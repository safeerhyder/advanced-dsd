==> flow/design.v <==
`timescale 1ns / 1ps
module Blinky(Clkin, Clkout);
input Clkin;
output reg Clkout;
reg [31:0] counter;
initial 
begin
counter  = 0;
Clkout = 0;
end 
always@(posedge Clkin)
begin
    counter  = counter + 1;
    if (counter == 100000000)
    begin
        counter = 0;
        Clkout = ~ Clkout;
    end
end 
endmodule
module TB;
reg Clkin;
wire Clkout;
initial  
Clkin = 0;
always  
#5 Clkin = ~ Clkin;
Blinky inst0(Clkin, Clkout);
endmodule 
Tool chain data of Blinky
The steps from the RTL of Blinky to its reports follow in flow order.
Line numbers count from 1 in the design file above.
Cell names lack the library's common part.
A cell with - has no value.
- design top: Blinky
- clock input: Clkin
- library: sky130hd
- corner: tt_025C_1v80

Word-level counts
Yosys after proc, flatten, opt, wreduce and memory -nomap, before mapping. Enables and synchronous resets that opt folds into registers are not counted as muxes. Memory bits, and registers merged into a memory's read port (data or address), are not among the register bits. Print and check cells are not counted. Equal cells are merged and count once.
- noted bits in registers: 33
- noted bits of input ports: 1
- noted elaborated cells: 5
- $add $sub $neg at 1
- eq/ne operators at 1
- noted bitwise gates (word level): 1
- operators with widths (operator ; number):
    adder 32 x 1 -> 32 bit (second input constant) ; 1
    == test 32 x 27 -> 1 bit (second input constant) ; 1
    NOT 1 bit ; 1

Depth
Depth = most cells in a row (Yosys ltp): at word level without a register or memory, in the mapped netlist without a sequential cell, where the memories' decode and read muxes count.
- depth after elaboration: 2
- noted ABC_AREA: 0
- depth in mapped cells at 9
- noted mapped depth without buffers: 7

After synthesis
Yosys stat after the flow's synthesis: flattened, memories mapped to cells. It holds for the ABC_AREA given above (unset counts as 0); a run with the other value may have another netlist.
- cells by type (cell type ; number ; area in all (µm²)):
    dfxtp_1 ; 32 ; 640.614
    xnor2_1 ; 21 ; 183.926
    a31oi_1 ; 14 ; 87.584
    xor2_1 ; 8 ; 70.067
    nand3_1 ; 13 ; 65.062
    nand4_1 ; 10 ; 62.56
    nor2_1 ; 16 ; 60.058
    nor4_4 ; 2 ; 42.541
    nand2_1 ; 11 ; 41.29
    buf_4 ; 5 ; 37.536
    nor4_1 ; 6 ; 37.536
    and3_1 ; 5 ; 31.28
    or3_1 ; 5 ; 31.28
    edfxtp_1 ; 1 ; 30.029
    a311oi_4 ; 1 ; 26.275
    buf_6 ; 2 ; 22.522
    mux2i_1 ; 2 ; 20.019
    nand3_2 ; 2 ; 20.019
Other cell types: 28; their cells: 49.
- noted mapped cells: 205
- cell area after synthesis at 1844.3 µm²
- noted sequential part of the area: 670.6 µm²
- noted mapped flip-flops: 33
- noted buffer cells: 13

Worst setup path after synthesis
Source: OpenSTA report_checks on the synthesized netlist (no wires, ideal clock, input and output delay 20% of the period each), path of least setup slack; recovery checks are left aside. Register names are those of the netlist, which keeps one name where synthesis merged equal registers.
- path kind: register to register
- from: register counter[0]
- to: register Clkout
- noted period: 3170 ps
- launch time at the first pin: 0 ps
- arrival: 2224 ps
- required time at 2875 ps
- noted slack: 651 ps
- noted path delay: 2519 ps
- driving pins on the path at 8
- noted buffers on the path: 0
- synthesis period reached: 2519 ps
"path delay" is the arrival time less input delay plus setup time.
"driving pins on the path" counts driving pins, that of a launching flip-flop among them; a cell with two outputs on the path counts twice.
"synthesis period reached" = period - worst setup slack (recovery checks aside). The figure is calculated, with input and output delays left at 20% of the set period.
The rows between start and end are the longest chain of elaborated cells between them; the timing report does not say that the signal goes this way. Where chains are equally long, one stands for them.
A line is the first line of the expression or statement that the cell stems from. Yosys adds cells for indexed reads and writes and turns some case tables into memories.
- path through: dfxtp_1 ha_1 nand4_1 or3_1 or2_1 a32o_1 a211oi_1 and4_1
- noted cells in the longest elaborated chain: 2
- elaborated cells on any way between the ends at 2
- noted RTL lines with such cells: 2
- RTL lines, path post-synthesis (item ; line ; RTL):
    from (decl) ; 5 ; reg [31:0] counter;
    from (assign) ; 13 ; counter  = counter + 1;
    from (assign) ; 16 ; counter = 0;
    adder 32 x 1 -> 32 bit ; 13 ;
    == test 32 x 27 -> 1 bit ; 14 ; if (counter == 100000000)
    to (assign) ; 17 ; Clkout = ~ Clkout;
    to (decl) ; 4 ; output reg Clkout;

Worst path after layout
Path of least setup slack in the final report of run 2 (OpenROAD, finished layout, wires in). Where an end is a register, its clock arrival counts in the times.
The report prints the path's times to 10 ps; the period is as set.
- path kind: register to register
- from: register counter[10]
- to: register Clkout
- noted period: 3940 ps
- launch time at the first pin: 280 ps
- arrival: 2980 ps
- required time at 3950 ps
- noted slack: 960 ps
- driving pins on the path at 8
- noted buffers on the path: 1
The rows between start and end are the longest chain of elaborated cells between them; the timing report does not say that the signal goes this way. Where chains are equally long, one stands for them.
- path through: dfxtp_1 buf_2 nand3_2 nor3_2 nand2_1 or4_1 a311oi_4 and4_1
- noted cells in the longest elaborated chain: 2
- elaborated cells on any way between the ends at 2
- noted RTL lines with such cells: 2
- RTL lines, path post-layout (item ; line ; RTL):
    from (decl) ; 5 ; reg [31:0] counter;
    from (assign) ; 13 ; counter  = counter + 1;
    from (assign) ; 16 ; counter = 0;
    adder 32 x 1 -> 32 bit ; 13 ;
    == test 32 x 27 -> 1 bit ; 14 ; if (counter == 100000000)
    to (assign) ; 17 ; Clkout = ~ Clkout;
    to (decl) ; 4 ; output reg Clkout;

Record of 2 stored runs of the RTL-to-layout flow on Blinky, platform sky130hd. The runs are unordered. Constraints: input delay and output delay 20% of the set period each, output load 0.01 pF.
"reached clock period" means the clock period less the worst setup slack. The figure is calculated, with input and output delays left at 20% of the set period.
By "worst setup path time" is meant the share of the clock period that the worst setup path is allowed (20% is reserved at inputs, 20% at outputs), minus its slack. Clock arrival times at its registers enter into it.
"worst setup path time" is given in steps of 10 ps.

Run 1
Settings were period_ns = 2.52; CORE_UTILIZATION = 69; PLACE_DENSITY_LB_ADDON = 0.21; CORE_ASPECT_RATIO = 1.2; CELL_PAD_IN_SITES_DETAIL_PLACEMENT = 2; TNS_END_PERCENT = 95; ABC_AREA = 1; GPL_TIMING_DRIVEN = 1; GPL_ROUTABILITY_DRIVEN = 0; MIN_ROUTING_LAYER = met1; CAP_MARGIN = 20; CORE_MARGIN = 2; SLEW_MARGIN = 20
- unfinished; error DPL-0033 in placement

Run 2
Settings were period_ns = 3.94; CORE_UTILIZATION = 44; SETUP_SLACK_MARGIN = 0.82; CORE_ASPECT_RATIO = 1.37; CORE_MARGIN = 9; GPL_TIMING_DRIVEN = 0; GPL_ROUTABILITY_DRIVEN = 0; CTS_CLUSTER_SIZE = 79; CAP_MARGIN = 5; SLEW_MARGIN = 5; MIN_ROUTING_LAYER = met2; MAX_ROUTING_LAYER = met4
- standard-cell area after layout: 2037.0 µm²
- noted the setup slack of the worst path: 964 ps
- area of the synthesized netlist at 1844.3 µm²
- total negative slack on setup checks at 0 ps
- noted the full die area: 6874.6 µm²
- worst setup path time: 2980 ps
- type of the worst setup path: register to register
- noted the reached clock period: 2976 ps
